==> flow/design.v <==
module alu(data_operandA, data_operandB, ctrl_ALUopcode,
			ctrl_shiftamt, data_result, isNotEqual, isLessThan, overflow
			);
	input [31:0] data_operandA, data_operandB;
	input [4:0] ctrl_ALUopcode, ctrl_shiftamt;
	output [31:0] data_result;	
	output isNotEqual, isLessThan, overflow;
	wire signed[31:0] inner_A, inner_B;
	reg signed[31:0] inner_result;
	reg inner_cout;
	assign inner_A = data_operandA;
	assign inner_B = data_operandB;
	assign data_result = inner_result;
	assign isNotEqual = inner_A != inner_B;
	assign isLessThan = inner_A < inner_B;
	assign overflow = inner_cout != inner_result[31];
	always @(ctrl_ALUopcode or inner_A or inner_B or ctrl_shiftamt)
		begin
			{inner_cout, inner_result} = inner_A + inner_B;
			case (ctrl_ALUopcode)
				0 : {inner_cout, inner_result} = inner_A + inner_B;   
				1 : {inner_cout, inner_result} = inner_A - inner_B;	 
				2 : inner_result = inner_A & inner_B;  			 
				3 : inner_result = inner_A | inner_B;  			 
				4 : inner_result = inner_A << ctrl_shiftamt;		 
				5 : inner_result = inner_A >>> ctrl_shiftamt;	 
				default:;
			endcase
		end
endmodule
module control(alu_op, overflow, r_type, addi, sw, lw, bne, blt, j, jal, bex, setx, jr, isNotEqual,
	ctrl_writeEnable_1, aluinb_sel, br_en, dmem_en, need_wb, j_mux_sel, wb_mux_sel, read_rstatus,
	rd_mux_sel, rstatus_mux_sel);
input r_type, addi, sw, lw, bne, blt, j, jal, bex, setx, jr, isNotEqual, overflow;
input [4:0] alu_op;
output ctrl_writeEnable_1, aluinb_sel, br_en, dmem_en, read_rstatus;
output [1:0] j_mux_sel, wb_mux_sel, rd_mux_sel, rstatus_mux_sel;
output need_wb;
wire need_imm, need_br, need_j;
assign need_wb = r_type | addi | lw | jal | setx;
assign ctrl_writeEnable_1 = (need_wb) ? 1'b1 : 1'b0;
assign need_imm = addi | lw | sw;
assign aluinb_sel = (need_imm) ? 1'b1 : 1'b0;
assign br_en = bne | blt;
assign dmem_en = sw;
assign need_j = j | jal | (bex&isNotEqual);
assign j_mux_sel[0] = (need_j) ? 1'b1 : 1'b0;  
assign j_mux_sel[1] = (jr) ? 1'b1 : 1'b0;   
assign wb_mux_sel[1] = r_type | addi | setx | overflow;
assign wb_mux_sel[0] = lw | setx | overflow;
assign read_rstatus = bex;
wire add, sub, add_sub, sub_setx ;
assign sub = (alu_op[4] & alu_op[3] & alu_op[2] & alu_op[1] & (~alu_op[0]));
assign add = (alu_op) ? 1'b0 : 1'b1;
assign rd_mux_sel[1] = (jal) ? 1'b1 : 1'b0;
assign rd_mux_sel[0] = setx;
assign add_sub = add | sub;
assign sub_setx = addi | setx;
assign rstatus_mux_sel[1] = sub_setx;
assign rstatus_mux_sel[0] = ~add_sub;
endmodule
module four_to_one_mux(sel, a, b, c, d, f);
input [1:0] sel;
input [31:0] a, b, c, d;
output [31:0] f;
wire [31:0] a_or_b, c_or_d;
assign a_or_b = (sel[0]) ? b : a;
assign c_or_d = (sel[0]) ? d : c;
assign f = (sel[1]) ? c_or_d : a_or_b;
endmodule
module four_to_one_mux_5_bit(sel, a, b, c, d, f);
input [1:0] sel;
input [4:0] a, b, c, d;
output [4:0] f;
wire [4:0] a_or_b, c_or_d;
assign a_or_b = (sel[0]) ? b : a;
assign c_or_d = (sel[0]) ? d : c;
assign f = (sel[1]) ? c_or_d : a_or_b;
endmodule
module pc(q, d, clk, en, clr);
   input  clk, en, clr;
	input [31:0] d;
   wire clr;
   output [31:0] q;
   reg [31:0] q;
   initial
   begin
       q = 32'b0;
   end
   always @(posedge clk or posedge clr) begin
       if (clr) begin
           q <= 32'b0;
       end else if (en) begin
           q <= d;
       end
   end
endmodule
module processor(
    clock,                           
    reset,                           
    address_imem,                    
    q_imem,                          
    address_dmem,                    
    data,                            
    wren,                            
    q_dmem,                          
    ctrl_writeEnable,                
    ctrl_writeReg,                   
    ctrl_readRegA,                   
    ctrl_readRegB,                   
    data_writeReg,                   
    data_readRegA,                   
    data_readRegB                    
);
    input clock, reset;
    output [11:0] address_imem;
    input [31:0] q_imem;
    output [11:0] address_dmem;
    output [31:0] data;
    output wren;
    input [31:0] q_dmem;
    output ctrl_writeEnable;
    output [4:0] ctrl_writeReg, ctrl_readRegA, ctrl_readRegB;
    output [31:0] data_writeReg;
    input [31:0] data_readRegA, data_readRegB;
	 wire [4:0] opcode, alu_op, shamt;
	 wire [16:0] imm;
	 wire [26:0] j_target;
	 wire [31:0] j_target_32;
	 assign opcode = q_imem[31:27];
	 assign alu_op = (addi | sw |lw) ? 5'b0 : q_imem[6:2];
	 assign shamt = q_imem[11:7];
	 assign imm = q_imem[16:0];
	 assign j_target = q_imem[26:0];
	 assign j_target_32 = (j_target[26]) ? ({{5{1'b1}}, j_target}) : ({{5{1'b0}}, j_target}); 
	 wire overflow, isNotEqual, isLessThan;
	 wire [31:0] pc_in, pc_plus1_out;
	 wire [31:0] pc_out;
	 assign address_imem = pc_out[11:0];
	 pc pc(.q(pc_out), .d(pc_in), .clk(clock), .clr(reset), .en(1'b1));
	 alu pc_alu(.data_operandA(pc_out), .data_operandB(32'b1), .ctrl_ALUopcode(5'b0),
			.ctrl_shiftamt(0), .data_result(pc_plus1_out), .isNotEqual(), 
			.isLessThan(), .overflow());
wire r_type, addi, sw, lw, j, jal, bex, setx, jr;
wire  bne, blt, br_mux_sel;
wire aluinb_sel, br_en, dmem_en, read_rstatus, need_wb;
wire [31:0] wb_data, rstatus_1, rstatus_2, rstatus_3, rstatus_mux_out;
wire [1:0] j_mux_sel, wb_mux_sel, rd_mux_sel, rstatus_mux_sel;
wire [4:0] rd_mux_out, rs, rt, rd, ra, rstatus;
wire [31:0] true_aluinb_out, aluinb_out, alu_out;
wire [31:0] br_alu_out, br_addr;
wire br_sel_en, ctrl_writeEnable_1;
wire [31:0] imm_sext;
what_opcode wo(.opcode(opcode), .r_type(r_type), .addi(addi), .sw(sw), .lw(lw), 
	.bne(bne), .blt(blt), .j(j), .jal(jal), .bex(bex), .setx(setx), .jr(jr));
control control(alu_op, overflow, r_type, addi, sw, lw, bne, blt, j, jal, bex, setx, jr, isNotEqual,
	ctrl_writeEnable, aluinb_sel, br_en, dmem_en, need_wb, j_mux_sel, wb_mux_sel, read_rstatus, 
	rd_mux_sel, rstatus_mux_sel);
assign ctrl_writeReg =  (jal) ? 5'd31: (overflow ? 5'd30 : rd);
assign rd = q_imem[26:22];
assign rs = (bex) ? rstatus : q_imem[21:17];
assign rt = q_imem[16:12];
assign ra = 5'd31;
assign rstatus = 5'd30;
assign ctrl_readRegA = (br_en | jr) ? rd : rs;
assign ctrl_readRegB = sw ? rd : (br_en ? rs : rt);
four_to_one_mux_5_bit rd_mux(.sel(rd_mux_sel), .a(rd), .b(rstatus), .c(ra), .d(), .f(rd_mux_out));
assign imm_sext = (imm[16]) ? ({{15{1'b1}},imm}):({{15{1'b0}},imm}); 
assign true_aluinb_out = (bex) ? 32'b0 : aluinb_out;  
two_to_one_mux aluinb(aluinb_sel, data_readRegB, imm_sext, aluinb_out);
alu alu( .data_operandA(data_readRegA), .data_operandB(true_aluinb_out), .ctrl_ALUopcode(alu_op),
			.ctrl_shiftamt(shamt), .data_result(alu_out), .isNotEqual(isNotEqual), 
			.isLessThan(isLessThan), .overflow(overflow));
alu br_alu(.data_operandA(pc_plus1_out), .data_operandB(imm_sext), .ctrl_ALUopcode(5'b0),
			  .ctrl_shiftamt(0), .data_result(br_alu_out), .isNotEqual(), 
			  .isLessThan(), .overflow());
assign br_sel_en = (bne & isNotEqual) | (blt & isLessThan);
assign br_mux_sel = br_en & br_sel_en;
two_to_one_mux br_mux(br_mux_sel, pc_plus1_out, br_alu_out, br_addr);
four_to_one_mux j_mux(.sel(j_mux_sel), .a(br_addr), .b(j_target_32), .c(data_readRegA), .d(), .f(pc_in));
assign address_dmem = alu_out[11:0];
assign data = data_readRegB; 
assign wren = dmem_en;  
assign rstatus_1 = 32'd1;
assign rstatus_2 = 32'd2;
assign rstatus_3 = 32'd3;
four_to_one_mux rstatus_mux(.sel(rstatus_mux_sel), .a(rstatus_1), .b(rstatus_2), .c(rstatus_3), .d(j_target_32),
							.f(rstatus_mux_out));
four_to_one_mux wb_mux(.sel(wb_mux_sel), .a(pc_plus1_out), .b(q_dmem), .c(alu_out), .d(rstatus_mux_out), 
							.f(data_writeReg));
endmodule
module two_to_one_mux(sel, a, b, f);
input sel;
input [31:0] a,b;
output [31:0] f;
assign f = (sel) ? b : a;
endmodule
module what_opcode(opcode, r_type, addi, sw, lw, bne, blt, j, jal, bex, setx, jr);
input [4:0] opcode;
output r_type;  
output addi, sw, lw, bne, blt;  
output j, jal, bex, setx;   
output jr;  
wire bit_0, bit_1, bit_2, bit_3, bit_4;
assign bit_0 = opcode[0];
assign bit_1 = opcode[1];
assign bit_2 = opcode[2];
assign bit_3 = opcode[3];
assign bit_4 = opcode[4];
assign r_type = ((bit_0 | bit_1 | bit_2 | bit_3 | bit_4) == 0) ? 1'b1 : 1'b0;
assign addi = (~bit_4 & ~bit_3 & bit_2 & ~bit_1 & bit_0); 
assign sw = (~bit_4 & ~bit_3 & bit_2 & bit_1 & bit_0);  
assign lw = (~bit_4 & bit_3 & ~bit_2 & ~bit_1 & ~bit_0);  
assign bne = (~bit_4 & ~bit_3 & ~bit_2 & bit_1 & ~bit_0);  
assign blt = (~bit_4 & ~bit_3 & bit_2 & bit_1 & ~bit_0);   
assign j = (~bit_4 & ~bit_3 & ~bit_2 & ~bit_1 & bit_0);  
assign jal = (~bit_4 & ~bit_3 & ~bit_2 & bit_1 & bit_0);  
assign bex = (bit_4 & ~bit_3 & bit_2 & bit_1 & ~bit_0);   
assign setx = (bit_4 & ~bit_3 & bit_2 & ~bit_1 & bit_0);  
assign jr = (~bit_4 & ~bit_3 & bit_2 & ~bit_1 & ~bit_0);   
endmodule
**From RTL to reports: processor**

What the tools print for processor, step after step.
Lines are those of the file above, counted from 1.
Operators: Yosys type, input widths -> output width; for muxes data width and select width s.
The mark n/a stands for no value.

- Top module: processor
- Clock port: clock
- Library: sky130hd
- Timing corner: tt_025C_1v80

**Word level**

Source: Yosys, flattened and elaborated, memories not mapped. Widths are those after wreduce; folded enables and synchronous resets count as part of the registers. Registers that Yosys merges into a memory's read port (data or address) are not register bits. Print and check cells do not count. Equal cells are merged and count once.

- Magnitude comparators: 1
- Mux-type cells: 29
- Add/sub/neg operators: 4
- Shift-type cells: 2
- Equal/unequal tests: 7
- Reduce/logical cells: 2
- Bitwise operators: 63

Operators with widths:

| operator | number |
|---|---|
| $mux 32 | 13 |
| $pmux 32 s5 | 1 |
| $or 32x1->32 | 3 |
| $mux 5 | 7 |
| $add 32x32->33 | 1 |
| $sub 32x32->33 | 1 |
| $and 1x1->1 | 32 |
| $add 32x2->32 const B | 1 |
| $add 32x32->32 | 1 |
| $lt 32x32->1 | 1 |
| $ne 32x32->1 | 1 |
| $and 32x32->32 | 1 |
| $or 32x32->32 | 1 |
| $shl 32x5->32 | 1 |
| $sshr 32x5->32 | 1 |
| $logic_not 32->1 | 1 |
| $or 1x1->1 | 20 |
| $eq 5x2->1 const B | 2 |
| $eq 5x3->1 const B | 2 |
| $mux 1 | 7 |
| $not 1->1 | 6 |
| $eq 5x1->1 const B | 1 |
| $reduce_bool 5->1 | 1 |
| $mux 2 | 1 |
| $ne 1x1->1 | 1 |

- Cells after elaboration: 109
- Input bits: 130
- Flip-flop bits (word level): 32
- Output and inout port bits: 105

**Longest topological paths**

Depth = most cells in a row (Yosys ltp): at word level without a register or memory, in the mapped netlist without a sequential cell, where the memories' decode and read muxes count.

- Word-level depth: 17
- ABC_AREA: 0
- Gate-level depth with buffers: 23
- Mapped depth without buffers: 19

**After synthesis**

The flow's flattened synthesis, as Yosys stat reports it; memories are mapped. The netlist is that of the ABC_AREA named above (0 if unset); the other value can give another one.

Cell types:

| type | number |
|---|---|
| sky130_fd_sc_hd__ha_1 | 136 |
| sky130_fd_sc_hd__mux4_2 | 53 |
| sky130_fd_sc_hd__a21oi_1 | 181 |
| sky130_fd_sc_hd__nand2_1 | 216 |
| sky130_fd_sc_hd__dfrtp_1 | 32 |
| sky130_fd_sc_hd__nor2_1 | 207 |
| sky130_fd_sc_hd__mux2i_1 | 64 |
| sky130_fd_sc_hd__o21ai_0 | 128 |
| sky130_fd_sc_hd__inv_1 | 124 |
| sky130_fd_sc_hd__xnor2_1 | 52 |
| sky130_fd_sc_hd__buf_4 | 51 |
| sky130_fd_sc_hd__a211oi_1 | 40 |
| sky130_fd_sc_hd__clkbuf_1 | 77 |
| sky130_fd_sc_hd__nor3_1 | 52 |
| sky130_fd_sc_hd__nand3_1 | 48 |
| sky130_fd_sc_hd__a21o_1 | 31 |
| sky130_fd_sc_hd__a221o_1 | 23 |
| sky130_fd_sc_hd__xor2_1 | 24 |

Not listed: further types 86, cells in them 556.

- Cell area after synthesis: 0.0148505 mm²
- Mapped cells: 2095
- Buffers: 177
- Flip-flop cells: 32

The figures by module come from a second, unflattened synthesis with its own total; it is not the netlist above.

- Cell total of the unflattened synthesis: 4171
- Area total of the unflattened synthesis: 0.0318856 mm²

Each row is one instance without its submodules.

By module:

| module | times used | area (mm²) | cells |
|---|---|---|---|
| alu | 3 | 0.0086571 | 1251 |
| four_to_one_mux | 3 | 0.0008145 | 39 |
| pc | 1 | 0.0013488 | 69 |
| two_to_one_mux | 2 | 0.0005443 | 36 |
| processor | 1 | 0.0008008 | 123 |
| control | 1 | 0.0001351 | 21 |
| what_opcode | 1 | 0.0000976 | 16 |

**Worst setup path after synthesis**

OpenSTA on the mapped netlist: ideal clock, no wires. The path of least setup slack (recovery checks aside). Input and output delay are each 20% of the period. Register names are those of the netlist, which keeps one name where synthesis merged equal registers.

- Path type: input port to output port
- Start: in q_imem[28]
- End: out data_writeReg[26]
- Arrival: 6.752 ns
- Path slack: 1.248 ns
- Clock period: 10.0 ns
- Launch time at the first pin: 2.000 ns
- Input delay: 2.000 ns
- Stages: 22
- Delay of the path: 4.752 ns
- Synthesis period reached: 8.752 ns

"delay of the path" is the arrival time less input delay plus setup time.
A path that ends at an output port has no setup time.
"stages": output pins that drive a net of the path, with the launching flip-flop's if there is one; two outputs of one cell count as two.
"synthesis period reached" = period - worst setup slack (recovery checks aside). The figure is calculated, with input and output delays left at 20% of the set period.
Between the ends stands the longest chain of elaborated cells between them, by number of cells; it is not shown to be the way that was timed. Of several equally long chains one is given.
Each line given opens the expression or statement behind the cell; cells for indexed reads and writes are added by Yosys, which also makes memories of some case tables.

- Path through: sky130_fd_sc_hd__clkbuf_1 > sky130_fd_sc_hd__or3b_1 > sky130_fd_sc_hd__nor2_1 > sky130_fd_sc_hd__a21oi_1 > sky130_fd_sc_hd__nor2_1 > sky130_fd_sc_hd__clkbuf_1 > sky130_fd_sc_hd__mux2i_1 > sky130_fd_sc_hd__nor2_1 > sky130_fd_sc_hd__ha_1 > sky130_fd_sc_hd__inv_1 > sky130_fd_sc_hd__fa_1 > sky130_fd_sc_hd__nor2b_1 > sky130_fd_sc_hd__o21ai_0 > sky130_fd_sc_hd__a21oi_1 > sky130_fd_sc_hd__nor3_1 > sky130_fd_sc_hd__o21a_1 > sky130_fd_sc_hd__o2111ai_1 > sky130_fd_sc_hd__a21bo_2 > sky130_fd_sc_hd__xor2_2 > sky130_fd_sc_hd__buf_6 > sky130_fd_sc_hd__nor3_1 > sky130_fd_sc_hd__a221o_1
- Length of the longest elaborated chain: 15
- Elaborated cells on any way between the ends: 56
- Classes of those cells: 2 x add/sub; 6 x eq/ne; 13 x mux; 33 x logic; 2 x reduce/logical

RTL lines, path after synthesis:

| item | RTL line | text |
|---|---|---|
| from (decl) | 117 | `input [31:0] q_imem;` |
| $not 1->1 | 211 | `assign addi = (~bit_4 & ~bit_3 & bit_2 & ~bit_1 & bit_0);` |
| $and 1x1->1 x2 | 211 |  |
| $or 1x1->1 x2 | 131 | `assign alu_op = (addi \| sw \|lw) ? 5'b0 : q_imem[6:2];` |
| $mux 5 | 131 |  |
| $and 1x1->1 x4 | 53 | `assign sub = (alu_op[4] & alu_op[3] & alu_op[2] & alu_op[1] & (~alu_op[0]));` |
| $or 1x1->1 | 57 | `assign add_sub = add \| sub;` |
| $mux 32 | 68 | `assign c_or_d = (sel[0]) ? d : c;` |
| $mux 32 | 69 | `assign f = (sel[1]) ? c_or_d : a_or_b;` |
| $mux 32 | 68 |  |
| $mux 32 | 69 |  |
| to (decl) | 124 | `output [31:0] data_writeReg;` |

**Timing after layout**

Path of least setup slack in the final report of record 2 (OpenROAD, finished layout, wires in). Where an end is a register, its clock arrival counts in the times.

- Path type: input port to output port
- Start: in q_imem[28]
- End: out data_writeReg[22]
- Path slack: -0.90 ns
- Clock period: 6.88 ns
- Arrival: 6.41 ns
- Stages: 24
- Input delay: 1.38 ns
- Launch time at the first pin: 1.38 ns

Between the ends stands the longest chain of elaborated cells between them, by number of cells; it is not shown to be the way that was timed. Of several equally long chains one is given.

- Path through: sky130_fd_sc_hd__buf_6 > sky130_fd_sc_hd__clkbuf_16 > sky130_fd_sc_hd__or3b_4 > sky130_fd_sc_hd__nor2_4 > sky130_fd_sc_hd__a21oi_2 > sky130_fd_sc_hd__or2_4 > sky130_fd_sc_hd__buf_6 > sky130_fd_sc_hd__nor2_4 > sky130_fd_sc_hd__a21oi_2 > sky130_fd_sc_hd__or2_4 > sky130_fd_sc_hd__ha_4 > sky130_fd_sc_hd__buf_6 > sky130_fd_sc_hd__or4_1 > sky130_fd_sc_hd__a2111o_1 > sky130_fd_sc_hd__a311oi_4 > sky130_fd_sc_hd__nor4_4 > sky130_fd_sc_hd__a21oi_4 > sky130_fd_sc_hd__buf_6 > sky130_fd_sc_hd__nor4b_2 > sky130_fd_sc_hd__o21bai_1 > sky130_fd_sc_hd__a221oi_2 > sky130_fd_sc_hd__nor4_2 > sky130_fd_sc_hd__a221o_1 > sky130_fd_sc_hd__buf_2
- Length of the longest elaborated chain: 15
- Elaborated cells on any way between the ends: 56
- Classes of those cells: 2 x add/sub; 6 x eq/ne; 13 x mux; 33 x logic; 2 x reduce/logical

RTL lines, path after layout:

| item | RTL line | text |
|---|---|---|
| from (decl) | 117 | `input [31:0] q_imem;` |
| $not 1->1 | 211 | `assign addi = (~bit_4 & ~bit_3 & bit_2 & ~bit_1 & bit_0);` |
| $and 1x1->1 x2 | 211 |  |
| $or 1x1->1 x2 | 131 | `assign alu_op = (addi \| sw \|lw) ? 5'b0 : q_imem[6:2];` |
| $mux 5 | 131 |  |
| $and 1x1->1 x4 | 53 | `assign sub = (alu_op[4] & alu_op[3] & alu_op[2] & alu_op[1] & (~alu_op[0]));` |
| $or 1x1->1 | 57 | `assign add_sub = add \| sub;` |
| $mux 32 | 68 | `assign c_or_d = (sel[0]) ? d : c;` |
| $mux 32 | 69 | `assign f = (sel[1]) ? c_or_d : a_or_b;` |
| $mux 32 | 68 |  |
| $mux 32 | 69 |  |
| to (decl) | 124 | `output [31:0] data_writeReg;` |

--- measured runs ---
Design processor on sky130hd. What follows are 2 stored runs of the flow, each under its own settings; their order means nothing. The constraints put input and output delay at 20% of the set period each and load the outputs with 0.01 pF.
"reached clock period" is the run's clock period less its worst setup slack. It is reckoned from that one timing run; input and output delays stay at 20% of the period that was set.
"critical path time" = time allowed to the worst setup path (clock period - input delay - output delay, where it has them) - its slack; a late launch clock adds to it, a late capture clock takes from it.
"total design power": no workload was simulated; the value follows from the tool's default switching activity.

### Record 1

Settings: `period_ns=5.46`, `CORE_UTILIZATION=51`, `PLACE_DENSITY_LB_ADDON=0.04`, `CELL_PAD_IN_SITES_GLOBAL_PLACEMENT=2`, `CELL_PAD_IN_SITES_DETAIL_PLACEMENT=2`, `TNS_END_PERCENT=60`, `ABC_AREA=0`, `GPL_TIMING_DRIVEN=0`, `GPL_ROUTABILITY_DRIVEN=1`, `CTS_CLUSTER_SIZE=68`, `CTS_CLUSTER_DIAMETER=371`, `SLEW_MARGIN=20`, `MIN_ROUTING_LAYER=met1`, `CAP_MARGIN=20`, `CORE_MARGIN=2`

Unfinished; error FLW-0024 in placement.

### Record 2

Settings: `period_ns=6.88`, `CORE_UTILIZATION=30`, `SETUP_SLACK_MARGIN=1.75`, `PLACE_DENSITY_LB_ADDON=0.24`, `GPL_TIMING_DRIVEN=0`, `GPL_ROUTABILITY_DRIVEN=1`, `CTS_CLUSTER_DIAMETER=223`, `CAP_MARGIN=35`, `SLEW_MARGIN=20`, `CORE_MARGIN=2`

- Lowest setup slack: -0.904 ns
- Chip area after synthesis (Yosys): 0.0148505 mm²
- Overall die area: 0.0512977 mm²
- Smallest hold slack: 0.702 ns
- Reached clock period: 7.784 ns
- Critical path time: 5.03 ns
- Type of the worst setup path: input port to output port
- Sum of negative setup slack: -25.470 ns
- Standard-cell area after layout: 0.0217221 mm²
- Utilization after routing: 44.4%
- Total design power: 4.168 mW
--- end ---
